==> flow/design.v <==
`timescale 1ns / 1ps
module RowEliminator(
         input wire clk,
         input wire [0:199] static,  
         output wire eliminated,  
         output reg [0:199] new_static  
       );
wire [19:0] full;
genvar	i;
generate for(i = 0;i < 20;i = i + 1)
	begin : afor
		assign full[i] = & static[i*10:i*10+9];
	end
endgenerate
assign eliminated = |full;
always @(posedge clk) begin
  if (eliminated) begin
    if (full[0] == 1'b1)
      new_static <= static << 10;
    else if (full[1] == 1'b1) begin
      new_static[10:199] <= static[10:199] << 10;
      new_static[0:9] <= static[0:9];
    end else if (full[2] == 1'b1) begin
      new_static[20:199] <= static[20:199] << 10;
      new_static[0:19] <= static[0:19];
    end else if (full[3] == 1'b1) begin
      new_static[30:199] <= static[30:199] << 10;
      new_static[0:29] <= static[0:29];
    end else if (full[4] == 1'b1) begin
      new_static[40:199] <= static[40:199] << 10;
      new_static[0:39] <= static[0:39];
    end else if (full[5] == 1'b1) begin
      new_static[50:199] <= static[50:199] << 10;
      new_static[0:49] <= static[0:49];
    end else if (full[6] == 1'b1) begin
      new_static[60:199] <= static[60:199] << 10;
      new_static[0:59] <= static[0:59];
    end else if (full[7] == 1'b1) begin
      new_static[70:199] <= static[70:199] << 10;
      new_static[0:69] <= static[0:69];
    end else if (full[8] == 1'b1) begin
      new_static[80:199] <= static[80:199] << 10;
      new_static[0:79] <= static[0:79];
    end else if (full[9] == 1'b1) begin
      new_static[90:199] <= static[90:199] << 10;
      new_static[0:89] <= static[0:89];
    end else if (full[10] == 1'b1) begin
      new_static[100:199] <= static[100:199] << 10;
      new_static[0:99] <= static[0:99];
    end else if (full[11] == 1'b1) begin
      new_static[110:199] <= static[110:199] << 10;
      new_static[0:109] <= static[0:109];
    end else if (full[12] == 1'b1) begin
      new_static[120:199] <= static[120:199] << 10;
      new_static[0:119] <= static[0:119];
    end else if (full[13] == 1'b1) begin
      new_static[130:199] <= static[130:199] << 10;
      new_static[0:129] <= static[0:129];
    end else if (full[14] == 1'b1) begin
      new_static[140:199] <= static[140:199] << 10;
      new_static[0:139] <= static[0:139];
    end else if (full[15] == 1'b1) begin
      new_static[150:199] <= static[150:199] << 10;
      new_static[0:149] <= static[0:149];
    end else if (full[16] == 1'b1) begin
      new_static[160:199] <= static[160:199] << 10;
      new_static[0:159] <= static[0:159];
    end else if (full[17] == 1'b1) begin
      new_static[170:199] <= static[170:199] << 10;
      new_static[0:169] <= static[0:169];
    end else if (full[18] == 1'b1) begin
      new_static[180:199] <= static[180:199] << 10;
      new_static[0:179] <= static[0:179];
    end else if (full[19] == 1'b1) begin
      new_static[190:199] <= static[190:199] << 10;
      new_static[0:189] <= static[0:189];
    end 
	end else 
    new_static <= static;
end
endmodule
# Tool chain data of RowEliminator
# The steps from the RTL of RowEliminator to its reports follow in flow order.
# Lines are those of the file above, counted from 1.
# Not given: -
[inputs] design="RowEliminator" clk_port="clk" library="sky130hd" corner="tt_025C_1v80"

# Elaborated design
# Yosys after proc, flatten, opt, wreduce and memory -nomap, before mapping. Memory bits, and registers merged into a memory's read port (data or address), are not among the register bits. Print and check cells are not counted. Equal cells are merged and count once.
[classes] n_reduce_logical=21 eq_ne=1 muxes=420
[ops] cell="10-bit two-way mux" count=420
[ops] cell="10-bit AND reduction" count=20
[ops] cell="21-bit by 1-bit inequality test with 1-bit output with constant B" count=1
[ops] cell="20-bit OR reduction" count=1
[word_totals] output_inout_bits=201 elab_cells=443 ff_bits=200

# Depth
# Longest topological path by Yosys (ltp), each cell counted once; first at word level (registers and memories cut), then after technology mapping (sequential cells cut; the memories' decode and read muxes count).
[depth] word_depth=22 ABC_AREA=1 ltp_mapped=11 ltp_nobuf=10

# After synthesis
# Source: synth_stat.txt of the flow (Yosys; design flattened, memories mapped). It holds for the ABC_AREA given above (unset counts as 0); a run with the other value may have another netlist.
[types] cell="sky130_fd_sc_hd__edfxtp_1" count=200
[types] cell="sky130_fd_sc_hd__nand2_1" count=451
[types] cell="sky130_fd_sc_hd__nor2_1" count=86
[types] cell="sky130_fd_sc_hd__nand3_1" count=61
[types] cell="sky130_fd_sc_hd__inv_1" count=65
[types] cell="sky130_fd_sc_hd__nand4_1" count=33
[types] cell="sky130_fd_sc_hd__o21ai_0" count=38
[types] cell="sky130_fd_sc_hd__o21ai_2" count=20
[types] cell="sky130_fd_sc_hd__buf_6" count=9
[types] cell="sky130_fd_sc_hd__nor2_2" count=14
[types] cell="sky130_fd_sc_hd__buf_2" count=17
[types] cell="sky130_fd_sc_hd__nand3_2" count=8
[types] cell="sky130_fd_sc_hd__nand3b_1" count=10
[types] cell="sky130_fd_sc_hd__o21ai_1" count=15
[types] cell="sky130_fd_sc_hd__o21bai_1" count=10
[types] cell="sky130_fd_sc_hd__nand3b_2" count=6
[types] cell="sky130_fd_sc_hd__nor2_8" count=3
[types] cell="sky130_fd_sc_hd__nand2_4" count=5
# Other cell types: 13; their cells: 44.
[mapped] buf_cells=39 ff_cells=200 area_um2=10193.5 cell_count=1095

# Worst setup path after synthesis
# Path of least setup slack by OpenSTA after synthesis, without wires, with an ideal clock, recovery checks aside; 20% of the period is set as input and as output delay. Where synthesis merged equal registers, the netlist keeps one of their names.
[synth_path] path_type="input-to-output" startpoint="input static[42]" endpoint="output eliminated" delay_ns=0.863 t_arrival_ns=1.401 t_required_ns=2.152 n_path_buf=1 tclk_ns=2.69 launch_ns=0.538 output_delay_ns=0.538 path_slack_ns=0.751 stages=9 input_delay_ns=0.538 synth_period_reached_ns=1.939
# "delay_ns" is the arrival time less input delay plus setup time.
# At an output port there is no setup time.
# "stages" counts driving pins, that of a launching flip-flop among them; a cell with two outputs on the path counts twice.
# "synth_period_reached_ns" is the clock period less the worst setup slack; recovery checks do not enter. This is arithmetic on one report: input and output delays are still those of the set period (20% each).
# Between the ends stands the longest chain of elaborated cells between them, by number of cells; it is not shown to be the way that was timed. Of several equally long chains one is given.
# A line is the first line of the expression or statement that the cell stems from. Yosys adds cells for indexed reads and writes and turns some case tables into memories.
[synth_between] path_cell_list="sky130_fd_sc_hd__nand2_1 sky130_fd_sc_hd__nor2_1 sky130_fd_sc_hd__nand3b_2 sky130_fd_sc_hd__nand2_4 sky130_fd_sc_hd__nor2_4 sky130_fd_sc_hd__nand2_1 sky130_fd_sc_hd__nor2_1 sky130_fd_sc_hd__nand2_1 sky130_fd_sc_hd__buf_6" elab_chain_len=2 cells_between=2 cone_lines=2
[synth_lines] element="start, declared" line_no=4 rtl="input wire [0:199] static,"
[synth_lines] element="10-bit AND reduction" line_no=12 rtl="assign full[i] = & static[i*10:i*10+9];"
[synth_lines] element="20-bit OR reduction" line_no=15 rtl="assign eliminated = |full;"
[synth_lines] element="end, declared" line_no=5 rtl="output wire eliminated,"

# Timing after layout
# Path of least setup slack in the final report of entry A (OpenROAD, finished layout, wires in). Where an end is a register, its clock arrival counts in the times.
[layout_path] path_type="input-to-output" startpoint="input static[6]" endpoint="output eliminated" t_required_ns=4.53 path_slack_ns=0.88 launch_ns=1.13 input_delay_ns=1.13 n_path_buf=3 output_delay_ns=1.13 t_arrival_ns=3.65 stages=11 tclk_ns=5.66
# Between the ends stands the longest chain of elaborated cells between them, by number of cells; it is not shown to be the way that was timed. Of several equally long chains one is given.
[layout_between] path_cell_list="sky130_fd_sc_hd__clkdlybuf4s50_1 sky130_fd_sc_hd__nand2_1 sky130_fd_sc_hd__nor2_1 sky130_fd_sc_hd__nand3b_2 sky130_fd_sc_hd__nand3_4 sky130_fd_sc_hd__nor2_8 sky130_fd_sc_hd__inv_1 sky130_fd_sc_hd__nor2_1 sky130_fd_sc_hd__nand2_1 sky130_fd_sc_hd__buf_4 sky130_fd_sc_hd__clkdlybuf4s50_1" elab_chain_len=2 cells_between=2 cone_lines=2
[layout_lines] element="start, declared" line_no=4 rtl="input wire [0:199] static,"
[layout_lines] element="10-bit AND reduction" line_no=12 rtl="assign full[i] = & static[i*10:i*10+9];"
[layout_lines] element="20-bit OR reduction" line_no=15 rtl="assign eliminated = |full;"
[layout_lines] element="end, declared" line_no=5 rtl="output wire eliminated,"

# Record of 2 stored runs of the RTL-to-layout flow on RowEliminator, platform sky130hd. The runs are unordered. Constraints: input delay and output delay 20% of the set period each, output load 0.01 pF.
# "worstPathTime_ns": the worst setup path's part of the clock period (all of it between registers, 20% less for each end at a port) less its slack. A launch clock that arrives late makes it longer, a capture clock that arrives late makes it shorter.
# "fin_power_mw" rests on the timing tool's default activity at the inputs, not on a simulated workload.
run="entry A" settings period_ns=5.66 CORE_UTILIZATION=59 SETUP_SLACK_MARGIN=-0.56 PLACE_DENSITY=0.78 HOLD_SLACK_MARGIN=0.22 ABC_AREA=1 CTS_CLUSTER_DIAMETER=209 CAP_MARGIN=30 CORE_MARGIN=2 SLEW_MARGIN=20
run="entry A" results synth_area_um2=10193.5 design.die.area_um2=18344.0 timing.setup.ws_ns=0.878 util_pct=91.6 fin_power_mw=3.923 worstPathTime_ns=2.52 worst_path_kind="input-to-output" stdcell_area_um2=15683.8
run="entry B" settings period_ns=4.12 CORE_UTILIZATION=38 CORE_ASPECT_RATIO=0.63 GPL_ROUTABILITY_DRIVEN=0 CTS_CLUSTER_SIZE=24 CTS_CLUSTER_DIAMETER=30 SLEW_MARGIN=25 MIN_ROUTING_LAYER="met2" CAP_MARGIN=20 CORE_MARGIN=2
run="entry B" results synth_area_um2=8876.0 design.die.area_um2=24628.7 timing.setup.ws_ns=0.333 util_pct=64.4 fin_power_mw=5.068 worstPathTime_ns=2.14 worst_path_kind="input-to-output" stdcell_area_um2=14795.4
