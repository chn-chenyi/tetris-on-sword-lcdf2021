==> flow/design.v <==
`timescale 1ns / 1ps
module vgac (vga_clk,clrn,d_in,row_addr,col_addr,rdn,r,g,b,hs,vs);  
   input     [11:0] d_in;      
   input            vga_clk;   
   input            clrn;
   output reg [8:0] row_addr;  
   output reg [9:0] col_addr;  
   output reg [3:0] r,g,b;  
   output reg       rdn;       
   output reg       hs,vs;     
   reg [9:0] h_count;  
   always @ (posedge vga_clk) begin
       if (!clrn) begin
           h_count <= 10'h0;
       end else if (h_count == 10'd799) begin
           h_count <= 10'h0;
       end else begin 
           h_count <= h_count + 10'h1;
       end
   end
   reg [9:0] v_count;  
   always @ (posedge vga_clk or negedge clrn) begin
       if (!clrn) begin
           v_count <= 10'h0;
       end else if (h_count == 10'd799) begin
           if (v_count == 10'd524) begin
               v_count <= 10'h0;
           end else begin
               v_count <= v_count + 10'h1;
           end
       end
   end
    wire  [9:0] row    =  v_count - 10'd35;      
    wire  [9:0] col    =  h_count - 10'd143;     
    wire        h_sync = (h_count > 10'd95);     
    wire        v_sync = (v_count > 10'd1);      
    wire        read   = (h_count > 10'd142) &&  
                         (h_count < 10'd783) &&  
                         (v_count > 10'd34)  &&  
                         (v_count < 10'd515);    
    always @ (posedge vga_clk) begin
        row_addr <=  row[8:0];  
        col_addr <=  col;       
        rdn      <= ~read;      
        hs       <=  h_sync;    
        vs       <=  v_sync;    
        r        <=  rdn ? 4'h0 : d_in[3:0];  
        g        <=  rdn ? 4'h0 : d_in[7:4];  
        b        <=  rdn ? 4'h0 : d_in[11:8];  
    end
endmodule
module vgaio(input wire clk,
             input wire clk_25MHz,
             input wire clrn,
             input wire Load,
             input wire[8:0] HAddr,
             input wire[9:0] LAddr,
             input wire[1:0] Data,
             output wire[3:0] r,
             output wire[3:0] g,
             output wire[3:0] b,
             output wire hs,
             output wire vs);
    wire[8:0] row_addr;
    wire[9:0] col_addr;
    reg[11:0] Dotout;
    wire[18:0] DotAddr;
    wire[18:0] LoadAddr;
    assign DotAddr  = row_addr*640+col_addr;
    assign LoadAddr = HAddr*640+LAddr;
    wire[1:0] ram_read;
    vram ram (
    .clka(clk),  
    .wea(Load),  
    .addra(LoadAddr),  
    .dina(Data),  
    .clkb(clk),  
    .addrb(DotAddr),  
    .doutb(ram_read)  
    );
    always@(posedge clk_25MHz) begin
        case(ram_read)
            2'b00:Dotout<=12'h000;  
            2'b01:Dotout<=12'hF00;  
            2'b10:Dotout<=12'h0F0;  
            2'b11:Dotout<=12'h00F;  
        endcase
    end
    vgac v0 (.vga_clk(clk_25MHz),.clrn(clrn),.d_in(Dotout),.row_addr(row_addr),.col_addr(col_addr),.r(r),.g(g),.b(b),.hs(hs),.vs(vs));
endmodule
module blockmode(input wire clk,
                 input wire [0:2399] d,
                 input wire[8:0] HAddr,
                 input wire[9:0] LAddr,
                 output reg[1:0] Data);
    wire[4:0] HBlock;
    wire[5:0] LBlock;
    wire[12:0] BAddr;
    assign HBlock      = HAddr[8:4];
    assign LBlock      = LAddr[9:4];
    assign BAddr[12:1] = HBlock*40+LBlock;
    assign BAddr[0]  = 1'b0;
    always@(posedge clk)
    begin
        if ({d[BAddr],d[BAddr+1]} == 2'b00)
        begin
            Data <= 2'b00;
        end
        else
        begin
            if (HAddr[3:0] == 4'h0||HAddr[3:0] == 4'hF||LAddr[3:0] == 4'h0||LAddr[3:0] == 4'hF)
            begin
                Data <= 2'b00;
            end
            else
            begin
                case({d[BAddr],d[BAddr+1]})
                    2'd1:Data   <= 2'b11;
                    2'd2:Data   <= 2'b10;
                    2'd3:Data   <= 2'b01;
                endcase
            end
        end
    end
endmodule
module textmode(input wire clk,
                input wire[8:0] HAddr,
                input wire[9:0] LAddr,
                output reg[1:0] Data);
    wire[4:0] HBlock;
    wire[6:0] LBlock;
    wire[12:0] BAddr;
    assign HBlock      = HAddr[8:4];
    assign LBlock      = LAddr[9:3];
    assign BAddr[12:0] = HBlock*80+LBlock;
    reg [11:0] readAddr;
    wire [7:0] read;
    textrom trom (
    .clka(clk),  
    .ena(1'b1),  
    .addra(readAddr),  
    .douta(read)  
    );
    always@(*)
    begin
        case(BAddr)
            13'd1234:readAddr <= 12'd624+HAddr[3:0];  
            13'd1235:readAddr <= 12'd528+HAddr[3:0];  
            13'd1236:readAddr <= 12'd720+HAddr[3:0];  
            13'd1237:readAddr <= 12'd592+HAddr[3:0];  
            13'd1238:readAddr <= 12'd000+HAddr[3:0];  
            13'd1239:readAddr <= 12'd752+HAddr[3:0];  
            13'd1240:readAddr <= 12'd864+HAddr[3:0];  
            13'd1241:readAddr <= 12'd592+HAddr[3:0];  
            13'd1242:readAddr <= 12'd800+HAddr[3:0];  
            13'd1243:readAddr <= 12'd016+HAddr[3:0];  
            default:readAddr <= 12'h000;
        endcase
    end
    always@(*)
    begin
        case(LAddr[2:0])
            3'd0:Data<=read[7]?2'b11:2'b01;
            3'd1:Data<=read[6]?2'b11:2'b01;
            3'd2:Data<=read[5]?2'b11:2'b01;
            3'd3:Data<=read[4]?2'b11:2'b01;
            3'd4:Data<=read[3]?2'b11:2'b01;
            3'd5:Data<=read[2]?2'b11:2'b01;
            3'd6:Data<=read[1]?2'b11:2'b01;
            3'd7:Data<=read[0]?2'b11:2'b01;
        endcase
    end
endmodule
module Display(input wire clk,  
                input wire mode,  
                input wire [0:199] d,  
                output wire[3:0] r,
                output wire[3:0] g,
                output wire[3:0] b,
                output wire hs,
                output wire vs);
    reg[1:0] clk_div;
    always@(posedge clk) begin
        clk_div <= clk_div + 2'b1;
    end
    wire Load;
    assign Load = ~clk_div[1];
    wire[1:0] Data;
    reg[8:0] HAddr;
    reg[9:0] LAddr;
    wire[1:0] D1,D2;
    always@(posedge clk_div[1])
    begin
        if (LAddr == 10'd639)
        begin
            LAddr <= 10'b0;
            if (HAddr == 9'd479)
            begin
                HAddr <= 0;
            end
            else
            begin
                HAddr <= HAddr+9'b1;
            end
        end
        else
        begin
            LAddr <= LAddr+10'b1;
        end
    end
    wire[0:2399] dd;
    generate
        genvar ii, jj;
        for(jj=0; jj<30; jj=jj+1) begin
            for(ii=0; ii<40; ii=ii+1) begin
                if((ii==15&&jj>=4&&jj<=25)||(ii==26&&jj>=4&&jj<=25)||(jj==4&&ii>=15&&ii<=26)||(jj==25&&ii>=15&&ii<=26))
                begin:map0
                    assign dd[(jj*40+ii)*2:(jj*40+ii)*2+1]=2'b11;
                end
                else
                begin
                    if(ii>15&&ii<26&&jj>4&&jj<25)
                    begin:map1
                        assign dd[(jj*40+ii)*2:(jj*40+ii)*2+1]=(d[(24-jj)*10+(ii-16)])?2'b01:2'b00;
                    end
                    else
                    begin:map2
                        assign dd[(jj*40+ii)*2:(jj*40+ii)*2+1]=2'b00;
                    end
                end
            end
        end
    endgenerate
    blockmode bm (.clk(clk),.d(dd),.Data(D1),.HAddr(HAddr),.LAddr(LAddr));
    textmode tm (.clk(clk),.Data(D2),.HAddr(HAddr),.LAddr(LAddr));
    assign Data=mode?D2:D1;
    vgaio vio (.clk(clk),.clk_25MHz(clk_div[1]),.clrn(1'b1),.Load(Load),.HAddr(HAddr),.LAddr(LAddr),.Data(Data),.r(r),.g(g),.b(b),.hs(hs),.vs(vs));
endmodule
module Combine(  
         input wire clk,
         input wire [3:0] pos_x,  
         input wire [4:0] pos_y,  
         input wire [0:15] float,
         input wire [0:199] static,
         output reg [0:199] comb
       );
    reg[4:0] row;
    reg[3:0] col;
    wire[7:0] Addr;
    assign Addr=10*row+col;
    always@(posedge clk) begin
        if(col==4'd9) begin
            col<=0;
            if(row==5'd19) begin
                row<=0;
            end
            else
            begin
                row<=row+1;
            end
        end
        else
        begin
            col<=col+1;
        end
    end
    wire[4:0] row_dis;
    wire[3:0] col_dis;
    wire block;
    assign row_dis=pos_y-row;
    assign col_dis=pos_x-col;
    assign block=(|row_dis[4:2])|(|col_dis[3:2])?(static[Addr]):(static[Addr]|float[(3-row_dis)*4+(3-col_dis)]);
    always@(posedge clk) begin
        comb[Addr]<=block;
    end
endmodule
# From RTL to reports: Combine
# The steps from the RTL of Combine to its reports follow in flow order.
# Line numbers count from 1 in the design file above.
# Operators carry their Yosys type and port widths (W data, S select, Z words).
# Library cell names are shortened.
# A cell with -- has no value.
# design
top_module	Combine
clk_port	clk
lib	sky130hd
corner	tt_025C_1v80

# Word level
# Source: Yosys, flattened and elaborated, memories not mapped. Widths are those after wreduce; folded enables and synchronous resets count as part of the registers. Registers that Yosys merges into a memory's read port (data or address) are not register bits. Print and check cells do not count.
# word_totals
ff_bits	209
output_inout_bits	200
# classes
add_sub_neg	12
multipliers	1
n_eq	2
shift	4
muxes	1
bitwise	5
reduce_logical	2
# ops
op	n
$shift A1 B32 Y200	1
$shift A1 B32 Y200 const A	1
$and A200 B200 Y200	1
$or A200 B200 Y200	1
$shiftx A200 B9 Y1	1
$not A200 Y200	1
$neg A9 Y32	1
$mul A3 B5 Y7 const A	1
$sub A8 B8 Y9 const A	2
$shiftx A16 B10 Y1	1
$sub A5 B9 Y10 const A	1
$add A8 B5 Y9	1
$add A8 B4 Y8	1
$sub A2 B5 Y6 const A	1
$sub A2 B4 Y5 const A	1
$add A5 B1 Y5 const B	1
$sub A5 B5 Y5	1
$eq A5 B5 Y1 const B	1
$add A4 B1 Y4 const B	1
$sub A4 B4 Y4	1
$eq A4 B4 Y1 const B	1
$reduce_or A3 Y1	1
$or A1 B1 Y1	2
$reduce_or A2 Y1	1
$mux W1	1

# Longest topological paths
# Depth = most cells in a row (Yosys ltp): at word level without a register or memory, in the mapped netlist without a sequential cell, where the memories' decode and read muxes count.
# logic_depth
depth_word	9
abc_area	0
mapped_depth	28
mapped_depth_nobuf	23

# Synthesis result
# Source: synth_stat.txt of the flow (Yosys; design flattened, memories mapped). It holds for the ABC_AREA given above (unset counts as 0); a run with the other value may have another netlist.
# Totals and module areas in this step are rounded.
# types
cell	n
dfxtp_1	204
mux2_2	173
mux4_2	45
nor2_1	162
ha_1	38
nand2_1	109
mux2_1	27
mux2i_1	23
buf_2	41
edfxtp_1	5
nand3_1	25
clkbuf_1	33
xnor2_1	14
a21oi_1	19
xor2_1	10
nor3_1	17
inv_1	22
fa_1	4
# Other cell types: 53; their cells: 149.
# mapped
mapped_cells	1120
synth_area_um2	11400
seqArea_um2	4230
ffs	209
buf_cells	84

# Timing after synthesis
# OpenSTA on the mapped netlist: ideal clock, no wires. The path of least setup slack (recovery checks aside). Input and output delay are each 20% of the period. Register names are those of the netlist, which keeps one name where synthesis merged equal registers.
# synth_timing
path_type	register -> register
startpoint	register row[0]
endpoint	register comb[99]
clock_period_ns	9.23
launch_ns	0.000
arrival_time_ns	5.857
setup_slack_ns	3.250
delay_ns	5.980
driving_pins	28
synth_period_reached_ns	5.98
# "delay_ns" = arrival - input delay + setup time.
# "driving_pins" counts driving pins, that of a launching flip-flop among them; a cell with two outputs on the path counts twice.
# "synth_period_reached_ns" is the clock period less the worst setup slack; recovery checks do not enter. This is arithmetic on one report: input and output delays are still those of the set period (20% each).
# Between the ends stands the longest chain of elaborated cells between them, by number of cells; it is not shown to be the way that was timed. Of several equally long chains one is given.
# Each line given opens the expression or statement behind the cell; cells for indexed reads and writes are added by Yosys, which also makes memories of some case tables.
# synth_between
path_cell_list	edfxtp_1 ha_1 ha_1 buf_4 xnor2_1 inv_1 clkbuf_1 ha_1 clkbuf_1 o21ai_0 a31o_2 o21ai_1 o21ai_0 and2_1 buf_4 nand2_1 inv_1 ha_1 clkbuf_1 nor4_1 a21oi_1 nor3_1 o31ai_1 a311oi_2 nor3b_2 buf_4 nand2_1 mux2_1
elab_chain_cells	9
# synth_lines
item	line_no	text
from (decl)	247	reg[4:0] row;
from (assign)	255	row<=0;
from (assign)	259	row<=row+1;
$sub A5 B5 Y5	270	assign row_dis=pos_y-row;
$sub A2 B5 Y6	272	assign block=(|row_dis[4:2])|(|col_dis[3:2])?(static[Addr]):(static[Addr]|float[(3-row_dis)*4+(3-col_dis)]);
$add A8 B5 Y9	272
$sub A5 B9 Y10	--
$shiftx A16 B10 Y1	272
$or A1 B1 Y1	272
$mux W1	272
$shift A1 B32 Y200	274	comb[Addr]<=block;
$or A200 B200 Y200	274
to (assign)	274
to (decl)	245	output reg [0:199] comb

# Path in the finished layout
# Path of least setup slack in the final report of flow run B (OpenROAD, finished layout, wires in). Where an end is a register, its clock arrival counts in the times.
# layout_timing
path_type	register -> register
startpoint	register row[1]
endpoint	register comb[33]
clock_period_ns	5.99
launch_ns	0.51
arrival_time_ns	6.15
setup_slack_ns	0.23
driving_pins	28
# Between the ends stands the longest chain of elaborated cells between them, by number of cells; it is not shown to be the way that was timed. Of several equally long chains one is given.
# layout_between
path_cell_list	edfxtp_1 ha_1 ha_1 inv_1 fa_2 nor2b_2 o211ai_1 mux2i_2 o31a_1 or3_4 and2_4 nand2_1 inv_1 ha_1 buf_4 nand4_1 nor2_1 a21oi_1 nor3_1 buf_4 o31ai_1 a311oi_2 buf_4 buf_4 nand3_1 buf_4 nor2_2 mux2_2
elab_chain_cells	9
# layout_lines
item	line_no	text
from (decl)	247	reg[4:0] row;
from (assign)	255	row<=0;
from (assign)	259	row<=row+1;
$sub A5 B5 Y5	270	assign row_dis=pos_y-row;
$sub A2 B5 Y6	272	assign block=(|row_dis[4:2])|(|col_dis[3:2])?(static[Addr]):(static[Addr]|float[(3-row_dis)*4+(3-col_dis)]);
$add A8 B5 Y9	272
$sub A5 B9 Y10	--
$shiftx A16 B10 Y1	272
$or A1 B1 Y1	272
$mux W1	272
$shift A1 B32 Y200	274	comb[Addr]<=block;
$or A200 B200 Y200	274
to (assign)	274
to (decl)	245	output reg [0:199] comb

# Flow runs of Combine

Below are 2 stored runs of the flow (Yosys, OpenROAD; platform sky130hd) on Combine, each with its settings and what was measured, unordered. Constraints: input delay and output delay 20% of the set period each, output load 0.01 pF.
By "achieved_clock_period_ns" is meant the clock period of the run minus its worst setup slack. This is arithmetic on one report: input and output delays are still those of the set period (20% each).
"power_uw" rests on the timing tool's default activity at the inputs, not on a simulated workload.
Results are given in rounded form.

Flow run A, flow files:
==> flow/run.sh <==
#!/bin/bash
# the make line also repeats the synthesis and layout settings of config.mk as NAME=value (left out here)
make -C /OpenROAD-flow-scripts/flow DESIGN_CONFIG=/design/flow/config.mk WORK_HOME=/design/flow/orfs CLKGATE_MAP_FILE= finish
==> flow/config.mk <==
export PLATFORM = sky130hd
export DESIGN_NAME = Combine
export DESIGN_NICKNAME = Combine
export VERILOG_FILES = /design/flow/design.v
export SDC_FILE = /design/flow/constraint.sdc
export NUM_CORES = 4
export LEC_CHECK = 0
export CAP_MARGIN = 20
export CORE_MARGIN = 2
export CORE_UTILIZATION = 69
export MAX_ROUTING_LAYER = met4
export PLACE_DENSITY = 0.44
export SETUP_SLACK_MARGIN = -0.17
export SLEW_MARGIN = 10
==> flow/constraint.sdc <==
create_clock -name core_clock -period 6.24 [get_ports {clk}]
set_input_delay 1.2480 -clock core_clock [delete_from_list [all_inputs] [get_ports {clk}]]
set_output_delay 1.2480 -clock core_clock [all_outputs]
set_load 0.01 [all_outputs]

Flow run A: incomplete, placement halted on GPL-0301

Flow run B, flow files:
==> flow/run.sh <==
#!/bin/bash
# the make line also repeats the synthesis and layout settings of config.mk as NAME=value (left out here)
make -C /OpenROAD-flow-scripts/flow DESIGN_CONFIG=/design/flow/config.mk WORK_HOME=/design/flow/orfs CLKGATE_MAP_FILE= finish
==> flow/config.mk <==
export PLATFORM = sky130hd
export DESIGN_NAME = Combine
export DESIGN_NICKNAME = Combine
export VERILOG_FILES = /design/flow/design.v
export SDC_FILE = /design/flow/constraint.sdc
export NUM_CORES = 4
export LEC_CHECK = 0
export CAP_MARGIN = 20
export CELL_PAD_IN_SITES_DETAIL_PLACEMENT = 1
export CELL_PAD_IN_SITES_GLOBAL_PLACEMENT = 3
export CORE_ASPECT_RATIO = 1.24
export CORE_MARGIN = 10
export CORE_UTILIZATION = 36
export CTS_CLUSTER_DIAMETER = 76
export MAX_ROUTING_LAYER = met4
export MIN_ROUTING_LAYER = met1
export PLACE_DENSITY_LB_ADDON = 0.26
export SLEW_MARGIN = 20
==> flow/constraint.sdc <==
create_clock -name core_clock -period 5.99 [get_ports {clk}]
set_input_delay 1.1980 -clock core_clock [delete_from_list [all_inputs] [get_ports {clk}]]
set_output_delay 1.1980 -clock core_clock [all_outputs]
set_load 0.01 [all_outputs]

==> results of flow run B, as CSV <==
result,value
achieved_clock_period_ns,5.755
post_synth_area_um2,11400
fin_ws_ns,0.235
finalCellArea_um2,17000
power_uw,3060
total_die_area_um2,39300
